==> flow/design.v <==
module LAVA #(
    parameter int unsigned Data_bits  = 10,
    parameter int unsigned Threshold  = 20,
    parameter int unsigned Samples_per_channel = 3328
  ) (
    input  	logic [Data_bits-1:0] 	              data_in,
    input  	logic			                            data_valid_i,
    input	  logic			                            clk_i,
    input	  logic			                            rst_ni,		
    output 	logic [Data_bits+$clog2(Samples_per_channel)-1:0] 	  data_out,
    output  logic			                            data_valid_o
  );
  localparam             Index_width = $clog2(Samples_per_channel);
  logic [Data_bits-1:0]   reg_value_d, reg_value_q;
  logic [Index_width-1:0] index_d, index_q;
  logic                   valid_o_d, valid_o_q;
  always_comb begin
    reg_value_d = reg_value_q;
    valid_o_d   = valid_o_q;
    if (data_valid_i) begin
      if (data_in > reg_value_q) begin
        if (data_in - reg_value_q >= Threshold) begin
          reg_value_d = data_in;
          valid_o_d   = 1'b1;
        end else begin
          valid_o_d   = 1'b0;
        end
      end else begin
        if (reg_value_q - data_in >= Threshold) begin
          reg_value_d = data_in;
          valid_o_d   = 1'b1;
        end else begin
          valid_o_d   = 1'b0;
        end
      end
    end
  end
  always_comb begin
    index_d = index_q;
    if (data_valid_i) begin
      index_d = index_q + 1;
      if (index_d == Samples_per_channel) begin
        index_d = '0;
      end
    end
  end
  always_ff @(posedge clk_i or negedge rst_ni) begin: p_reg_value_q
    if (!rst_ni) begin
      reg_value_q <= '0;
    end else begin
      reg_value_q <= reg_value_d;
    end
  end
  always_ff @(posedge clk_i or negedge rst_ni) begin: p_index_q
    if (!rst_ni) begin
      index_q <= '0;
    end else begin
      index_q <= index_d;
    end
  end
  always_ff @(posedge clk_i or negedge rst_ni) begin: p_valid_o_q
    if (!rst_ni) begin
      valid_o_q <= '0;
    end else begin
      valid_o_q <= valid_o_d;
    end
  end
  assign data_out     = {reg_value_q, index_q};
  assign data_valid_o = valid_o_q;
endmodule : LAVA
# Tool chain data of LAVA
# The steps from the RTL of LAVA to its reports follow in flow order.
# Line numbers count from 1 in the design file above.
# Library cell names are shortened.
# Not given: -
[inputs]
top = "LAVA"
clock_port = "clk_i"
cell_library = "sky130hd"
pvt_corner = "tt_025C_1v80"

# Word level
# Source: Yosys, flattened and elaborated, memories not mapped. Widths are those after wreduce. Registers that Yosys merges into a memory's read port (data or address) are not register bits. Print and check cells do not count. Equal cells are merged and count once.
[bits]
inputBits = 13
ff_bits = 23
output_inout_bits = 23
[classes]
add_sub_neg = 3
eq_ne = 2
n_reduce_logical = 2
muxes = 7
compare = 3
[ops]
columns = ["cell", "n"]
rows = [
  ["greater-or-equal comparator 32 x 5 -> 1 bit with constant B", 2],
  ["2-to-1 mux 10 bit", 3],
  ["subtractor 10 x 10 -> 11 bit", 2],
  ["adder 12 x 1 -> 12 bit with constant B", 1],
  ["== test 12 bit with constant B", 1],
  ["2-to-1 mux 12 bit", 1],
  ["> comparator 10 bit", 1],
  ["AND reduction 3 bit", 1],
  ["2-to-1 mux 1 bit", 3],
  ["inequality test 2 x 1 -> 1 bit with constant B", 1],
  ["nonzero test 2 bit", 1],
]

# Logic depth
# Longest topological path by Yosys (ltp), each cell counted once; first at word level (registers and memories cut), then after technology mapping (sequential cells cut; the memories' decode and read muxes count).
[depth]
depth_word = 4
ABC_AREA = 0
mapped_depth = 12

# Synthesis result
# The flow's flattened synthesis, as Yosys stat reports it; memories are mapped. The netlist is that of the ABC_AREA named above (0 if unset); the other value can give another one.
[synth_totals]
ffs = 23
cells = 215
buffers = 7
area_um2 = 1926.8
[by_type]
columns = ["cell_type", "n", "area_total_um2"]
rows = [
  ["dfrtp_1", 23, 575.552],
  ["ha_1", 21, 262.752],
  ["mux2i_1", 13, 130.125],
  ["inv_1", 26, 97.594],
  ["xnor2_1", 10, 87.584],
  ["nor2_1", 17, 63.811],
  ["a21oi_1", 10, 50.048],
  ["nand2_1", 11, 41.29],
  ["o21ai_0", 8, 40.038],
  ["nand4_1", 6, 37.536],
  ["xor2_1", 4, 35.034],
  ["nand2b_1", 4, 25.024],
  ["or2_2", 4, 25.024],
  ["a2111o_1", 2, 22.522],
  ["a21o_1", 3, 22.522],
  ["o31ai_1", 3, 22.522],
  ["fa_1", 1, 20.019],
  ["nand3_1", 4, 20.019],
]
# Not listed: further types 34, cells in them 45.

# Path before layout
# Source: OpenSTA report_checks on the synthesized netlist (no wires, ideal clock, input and output delay 20% of the period each), path of least setup slack; recovery checks are left aside. Register names are those of the netlist, which keeps one name where synthesis merged equal registers.
[synth_timing]
path_type = "input to register"
startpoint = "input data_in[3]"
endpoint = "register reg_value_q[0]"
setup_time_ps = 79
setup_slack_ps = 113
path_delay_ps = 2207
arrival_ps = 2708
launch_ps = 580
path_stages = 11
clock_period_ps = 2900
input_delay_ps = 580
period_less_setup_slack_ps = 2787
# "path_delay_ps" is the arrival time less input delay plus setup time.
# "path_stages": output pins that drive a net of the path, with the launching flip-flop's if there is one; two outputs of one cell count as two.
# "period_less_setup_slack_ps" is the clock period less the worst setup slack; recovery checks do not enter. This is arithmetic on one report: input and output delays are still those of the set period (20% each).
# Between the ends stands the longest chain of elaborated cells between them, by number of cells; it is not shown to be the way that was timed. Of several equally long chains one is given.
# A line is the first line of the expression or statement that the cell stems from. Yosys adds cells for indexed reads and writes and turns some case tables into memories.
[synth_between]
cell_sequence = "inv_1 ha_1 nand2_2 o21bai_4 a311o_1 o21bai_2 a2111oi_1 or3_1 a41oi_2 buf_6 mux2i_1"
elab_chain_cells = 4
cone_cells = 11
cone_lines = 3
classes_between = "add/sub: 2; compare: 3; eq/ne: 1; mux: 3; reduce/logical: 2"
[synth_lines]
columns = ["element", "line_no", "source"]
rows = [
  ["start: declaration", 6, "input logic [Data_bits-1:0] data_in,"],
  ["subtractor 10 x 10 -> 11 bit", 29, "if (reg_value_q - data_in >= Threshold) begin"],
  ["greater-or-equal comparator 32 x 5 -> 1 bit", 29, ""],
  ["2-to-1 mux 10 bit", 29, ""],
  ["2-to-1 mux 10 bit", 21, "if (data_in > reg_value_q) begin"],
  ["end: assignment", 49, "reg_value_q <= '0;"],
  ["end: assignment", 51, "reg_value_q <= reg_value_d;"],
  ["end: declaration", 14, "logic [Data_bits-1:0]   reg_value_d, reg_value_q;"],
]

# Timing after layout
# Path of least setup slack in the final report of run 1 (OpenROAD, finished layout, wires in). Where an end is a register, its clock arrival counts in the times.
# The path's times are printed in steps of 10 ps; the period is the one set.
[layout_timing]
path_type = "register to register"
startpoint = "register reg_value_q[1]"
endpoint = "register reg_value_q[5]"
launch_ps = 270
setup_slack_ps = -80
arrival_ps = 2790
path_stages = 11
clock_period_ps = 2510
setup_time_ps = 70
# Between the ends stands the longest chain of elaborated cells between them, by number of cells; it is not shown to be the way that was timed. Of several equally long chains one is given.
[layout_between]
cell_sequence = "dfrtp_2 ha_4 and2b_2 o21bai_4 a311o_1 o21bai_2 a2111oi_2 or3_4 a41oi_4 buf_6 mux2i_1"
elab_chain_cells = 4
cone_cells = 11
cone_lines = 3
classes_between = "add/sub: 2; compare: 3; eq/ne: 1; mux: 3; reduce/logical: 2"
[layout_lines]
columns = ["element", "line_no", "source"]
rows = [
  ["start: declaration", 14, "logic [Data_bits-1:0]   reg_value_d, reg_value_q;"],
  ["start: assignment", 49, "reg_value_q <= '0;"],
  ["start: assignment", 51, "reg_value_q <= reg_value_d;"],
  ["subtractor 10 x 10 -> 11 bit", 29, "if (reg_value_q - data_in >= Threshold) begin"],
  ["greater-or-equal comparator 32 x 5 -> 1 bit", 29, ""],
  ["2-to-1 mux 10 bit", 29, ""],
  ["2-to-1 mux 10 bit", 21, "if (data_in > reg_value_q) begin"],
  ["end: assignment", 49, ""],
  ["end: assignment", 51, ""],
  ["end: declaration", 14, ""],
]

# Design LAVA on sky130hd. What follows are 2 stored runs of the flow, each under its own settings; their order means nothing. The constraints put input and output delay at 20% of the set period each and load the outputs with 0.01 pF.
# "achievedPeriod_ps" is the run's clock period less its worst setup slack. It is reckoned from that one timing run; input and output delays stay at 20% of the period that was set.
# "critical_path_time_ps" means the part of the period allowed to the worst setup path (the constraints hold back 20% at inputs and 20% at outputs) less its slack; where the path has registers, the arrival times of their clocks count too.
# "power_total_mw" is the tool's figure for a default switching activity; nothing was simulated.
# "critical_path_time_ps" is given in steps of 10 ps.

[[run]]
name = "run 1"
[run.settings]
period_ns = 2.51
CAP_MARGIN = 20
CORE_MARGIN = 2
CORE_UTILIZATION = 40
SLEW_MARGIN = 20
[run.results]
achievedPeriod_ps = 2593
setup_ws_ps = -83
finalUtil_frac = 0.656
critical_path_time_ps = 2590
worst_setup_path_type = "register to register"
power_total_mw = 1.626
finish.stdcell_area_um2 = 3079.2
die_footprint_um2 = 5388.3
synthArea_um2 = 1926.8
tns_setup_ps = -737

[[run]]
name = "run 2"
[run.settings]
period_ns = 3.29
CORE_UTILIZATION = 35
PLACE_DENSITY_LB_ADDON = 0.05
HOLD_SLACK_MARGIN = -0.0
CORE_MARGIN = 7
GPL_TIMING_DRIVEN = 0
CTS_CLUSTER_SIZE = 80
CAP_MARGIN = 20
SLEW_MARGIN = 20
[run.results]
achievedPeriod_ps = 3150
setup_ws_ps = 140
finalUtil_frac = 0.492
critical_path_time_ps = 2490
worst_setup_path_type = "input to register"
power_total_mw = 1.107
finish.stdcell_area_um2 = 2558.7
die_footprint_um2 = 7778.4
synthArea_um2 = 1926.8
tns_setup_ps = 0
